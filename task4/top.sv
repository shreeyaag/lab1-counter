==> flow/design.v <==
module counter #(
    parameter WIDTH = 8
)(
    input logic              clk,  
    input logic              rst,  
    input logic             en,  
    output logic [WIDTH-1:0] count  
);
always_ff @(posedge clk, posedge rst)
    if (rst) count <={WIDTH{1'b0}};
    else     count <=count + {{WIDTH-1{1'b0}}, en};
endmodule
module bin2bcd (
	input  logic [7:0]   x,			 
	output reg [11:0]  BCD      
);	
   reg  [19:0] result;   
   integer i;
   always_comb
   begin
      result[19:0] = 0;
      result[7:0] = x;      
      for (i=0; i<8; i=i+1) begin
         if (result[11:8] >= 5)
            result[11:8] = result[11:8] + 4'd3;
         if (result[15:12] >= 5)
            result[15:12] = result[15:12] + 4'd3;
         result = result << 1;
      end
      BCD = result[19:8];
   end
endmodule
module top #(
  parameter WIDTH = 8,
  parameter DIGITS = 3  
)(
  input  wire             clk,       
  input  wire             rst,       
  input  wire             en,        
  input  wire [WIDTH-1:0] v,         
  output wire [11:0]      bcd        
);
  logic  [WIDTH-1:0]       count;     
counter myCounter (
  .clk (clk),
  .rst (rst),
  .en (en),
  .count (count)
);
bin2bcd myDecoder (
  .x (count),
  .BCD (bcd)
);
endmodule
* Tool chain data of top
What the tools print for top, step after step. Lines are those of the file above, counted from 1. Operators: Yosys type, input widths -> output width; for muxes data width and select width s. The mark - stands for no value.
Design: design top top, clock port clk, standard-cell library sky130hd, corner tt_025C_1v80

* After elaboration
Counts by Yosys on the flattened word-level netlist (proc, flatten, opt, wreduce; memories kept). Register bits leave out memories and registers merged into their read ports (data or address); mux counts leave out enables and synchronous resets folded into registers. Print and check cells are left out. Cells with the same type and inputs are merged into one.
Bit counts: input port bits 11, register bits after elaboration 8, output and inout bits 12, cells after elaboration 41
Operators by class: $add $sub $neg 14, mux-type cells 13, $lt $le $gt $ge 13
Operators with widths (count):
- $ge 4x3->1 const B | 11
- $add 4x2->4 const B | 10
- $mux 4 | 10
- $mux 3 | 3
- $add 8x1->8 | 1
- $add 1x2->3 const AB | 1
- $add 1x2->3 const B | 1
- $ge 1x3->1 const AB | 1
- $ge 1x3->1 const B | 1
- $add 3x2->3 const B | 1

* Logic depth
Depth = most cells in a row (Yosys ltp): at word level without a register or memory, in the mapped netlist without a sequential cell, where the memories' decode and read muxes count.
Depth: word-level depth 14, ABC_AREA 0, mapped depth 24

* Synthesis result
The flow's flattened synthesis, as Yosys stat reports it; memories are mapped. The netlist is that of the ABC_AREA named above (0 if unset); the other value can give another one. Totals and module areas in this step are rounded.
Cell types:
- sky130_fd_sc_hd__dfrtp_1 | count 8, area in all 200.192 µm²
- sky130_fd_sc_hd__ha_1 | count 12, area in all 150.144 µm²
- sky130_fd_sc_hd__xnor2_1 | count 8, area in all 70.067 µm²
- sky130_fd_sc_hd__nor2_1 | count 14, area in all 52.55 µm²
- sky130_fd_sc_hd__a21oi_1 | count 10, area in all 50.048 µm²
- sky130_fd_sc_hd__inv_1 | count 11, area in all 41.29 µm²
- sky130_fd_sc_hd__mux2i_1 | count 4, area in all 40.038 µm²
- sky130_fd_sc_hd__buf_4 | count 5, area in all 37.536 µm²
- sky130_fd_sc_hd__xnor2_2 | count 2, area in all 32.531 µm²
- sky130_fd_sc_hd__a31oi_1 | count 5, area in all 31.28 µm²
- sky130_fd_sc_hd__nand4_1 | count 5, area in all 31.28 µm²
- sky130_fd_sc_hd__nand2_1 | count 8, area in all 30.029 µm²
- sky130_fd_sc_hd__o21ai_0 | count 6, area in all 30.029 µm²
- sky130_fd_sc_hd__nand3_1 | count 5, area in all 25.024 µm²
- sky130_fd_sc_hd__a21o_1 | count 3, area in all 22.522 µm²
- sky130_fd_sc_hd__nand3_2 | count 2, area in all 20.019 µm²
- sky130_fd_sc_hd__o21ba_2 | count 2, area in all 20.019 µm²
- sky130_fd_sc_hd__o32a_1 | count 2, area in all 20.019 µm²
Not listed: further types 41, cells in them 53.
Synthesis totals: flip-flop cells 8, mapped area 1340 µm², mapped cells 165
By module: a second synthesis without flattening, with its own total; a netlist apart from the flattened one above.
Second synthesis, totals: cell total of the unflattened synthesis 179, area (unflattened synthesis) 1530 µm²
Rows give one instance, submodules left out.
By module:
- bin2bcd | times used 1, seq. area 0.0 µm², cells 154, area 1200 µm²
- counter | times used 1, seq. area 200 µm², cells 25, area 329 µm²
- top | times used 1, seq. area 0.0 µm², cells 0, area 0.0 µm²

* Worst setup path after synthesis
Source: OpenSTA report_checks on the synthesized netlist (no wires, ideal clock, input and output delay 20% of the period each), path of least setup slack; recovery checks are left aside. Register names are those of the netlist, which keeps one name where synthesis merged equal registers.
Path after synthesis: path kind flip-flop to output port, start point register myCounter.count[5], end point output bcd[5], path slack 1.431 ns, external output delay 1.406 ns, delay of the path 4.193 ns, time at the first pin 0.000 ns, arrival 4.193 ns, driving pins on the path 23, period 7.03 ns, required time 5.624 ns, period reached after synthesis 5.599 ns
"delay of the path" = arrival - input delay + setup time. At an output port there is no setup time. "driving pins on the path": output pins that drive a net of the path, with the launching flip-flop's if there is one; two outputs of one cell count as two. "period reached after synthesis" is the clock period less the worst setup slack; recovery checks do not enter. This is arithmetic on one report: input and output delays are still those of the set period (20% each). Between the ends stands the longest chain of elaborated cells between them, by number of cells; it is not shown to be the way that was timed. Of several equally long chains one is given. Each line given opens the expression or statement behind the cell; cells for indexed reads and writes are added by Yosys, which also makes memories of some case tables.
Between the ends, after synthesis: cells stage by stage sky130_fd_sc_hd__dfrtp_1 -> sky130_fd_sc_hd__inv_1 -> sky130_fd_sc_hd__ha_1 -> sky130_fd_sc_hd__inv_1 -> sky130_fd_sc_hd__ha_1 -> sky130_fd_sc_hd__buf_4 -> sky130_fd_sc_hd__a21oi_1 -> sky130_fd_sc_hd__xnor2_1 -> sky130_fd_sc_hd__ha_1 -> sky130_fd_sc_hd__and2b_1 -> sky130_fd_sc_hd__or4_1 -> sky130_fd_sc_hd__o2111ai_2 -> sky130_fd_sc_hd__ha_1 -> sky130_fd_sc_hd__nand2b_1 -> sky130_fd_sc_hd__nand2_1 -> sky130_fd_sc_hd__nor3_1 -> sky130_fd_sc_hd__nor2_1 -> sky130_fd_sc_hd__nand2_1 -> sky130_fd_sc_hd__ha_1 -> sky130_fd_sc_hd__a21oi_1 -> sky130_fd_sc_hd__or3_4 -> sky130_fd_sc_hd__a21o_1 -> sky130_fd_sc_hd__a31oi_1, cells in the longest elaborated chain 10, elaborated cells between the ends (all ways) 24
RTL lines, path after synthesis:
- start, declared | RTL line 7 | output logic [WIDTH-1:0] count
- start, assigned | RTL line 10 | if (rst) count <={WIDTH{1'b0}};
- start, assigned | RTL line 11 | else     count <=count + {{WIDTH-1{1'b0}}, en};
- $add 4x2->4 | RTL line 25 | result[11:8] = result[11:8] + 4'd3;
- $mux 4 | RTL line 24 | if (result[11:8] >= 5)
- $ge 4x3->1 | RTL line 24
- $mux 4 | RTL line 24
- $ge 4x3->1 | RTL line 24
- $mux 4 | RTL line 24
- $add 4x2->4 | RTL line 25
- $mux 4 | RTL line 24
- $add 4x2->4 | RTL line 27 | result[15:12] = result[15:12] + 4'd3;
- $mux 4 | RTL line 26 | if (result[15:12] >= 5)
- end, declared | RTL line 41 | output wire [11:0]      bcd

Subject: top on sky130hd, stored results

Hello all,

top: 2 stored runs of the Yosys and OpenROAD flow on sky130hd. The settings differ; the order carries no meaning. The constraints put input and output delay at 20% of the set period each and load the outputs with 0.01 pF.

[record 1] flow files
==> flow/run.sh <==
#!/bin/bash
# the make line also repeats the synthesis and layout settings of config.mk as NAME=value (left out here)
make -C /OpenROAD-flow-scripts/flow DESIGN_CONFIG=/design/flow/config.mk WORK_HOME=/design/flow/orfs CLKGATE_MAP_FILE= finish
==> flow/config.mk <==
export PLATFORM = sky130hd
export DESIGN_NAME = top
export DESIGN_NICKNAME = top
export VERILOG_FILES = /design/flow/design.v
export SDC_FILE = /design/flow/constraint.sdc
export NUM_CORES = 4
export LEC_CHECK = 0
export ABC_AREA = 0
export CAP_MARGIN = 20
export CELL_PAD_IN_SITES_DETAIL_PLACEMENT = 2
export CELL_PAD_IN_SITES_GLOBAL_PLACEMENT = 1
export CORE_MARGIN = 2
export CORE_UTILIZATION = 51
export CTS_CLUSTER_SIZE = 95
export GPL_ROUTABILITY_DRIVEN = 0
export MIN_ROUTING_LAYER = met1
export SLEW_MARGIN = 15
export TNS_END_PERCENT = 35
==> flow/constraint.sdc <==
create_clock -name core_clock -period 3.6 [get_ports {clk}]
set_input_delay 0.7200 -clock core_clock [delete_from_list [all_inputs] [get_ports {clk}]]
set_output_delay 0.7200 -clock core_clock [all_outputs]
set_load 0.01 [all_outputs]

[record 1] result: no results, placement failed with DPL-0033

[record 2] flow files
==> flow/run.sh <==
#!/bin/bash
# the make line also repeats the synthesis and layout settings of config.mk as NAME=value (left out here)
make -C /OpenROAD-flow-scripts/flow DESIGN_CONFIG=/design/flow/config.mk WORK_HOME=/design/flow/orfs CLKGATE_MAP_FILE= finish
==> flow/config.mk <==
export PLATFORM = sky130hd
export DESIGN_NAME = top
export DESIGN_NICKNAME = top
export VERILOG_FILES = /design/flow/design.v
export SDC_FILE = /design/flow/constraint.sdc
export NUM_CORES = 4
export LEC_CHECK = 0
export CAP_MARGIN = 0
export CELL_PAD_IN_SITES_DETAIL_PLACEMENT = 2
export CORE_ASPECT_RATIO = 1.38
export CORE_MARGIN = 2
export CORE_UTILIZATION = 69
export CTS_CLUSTER_SIZE = 83
export MAX_ROUTING_LAYER = met5
export SLEW_MARGIN = 20
==> flow/constraint.sdc <==
create_clock -name core_clock -period 4.79 [get_ports {clk}]
set_input_delay 0.9580 -clock core_clock [delete_from_list [all_inputs] [get_ports {clk}]]
set_output_delay 0.9580 -clock core_clock [all_outputs]
set_load 0.01 [all_outputs]

[record 2] result: no results, placement failed with DPL-0033

Thanks
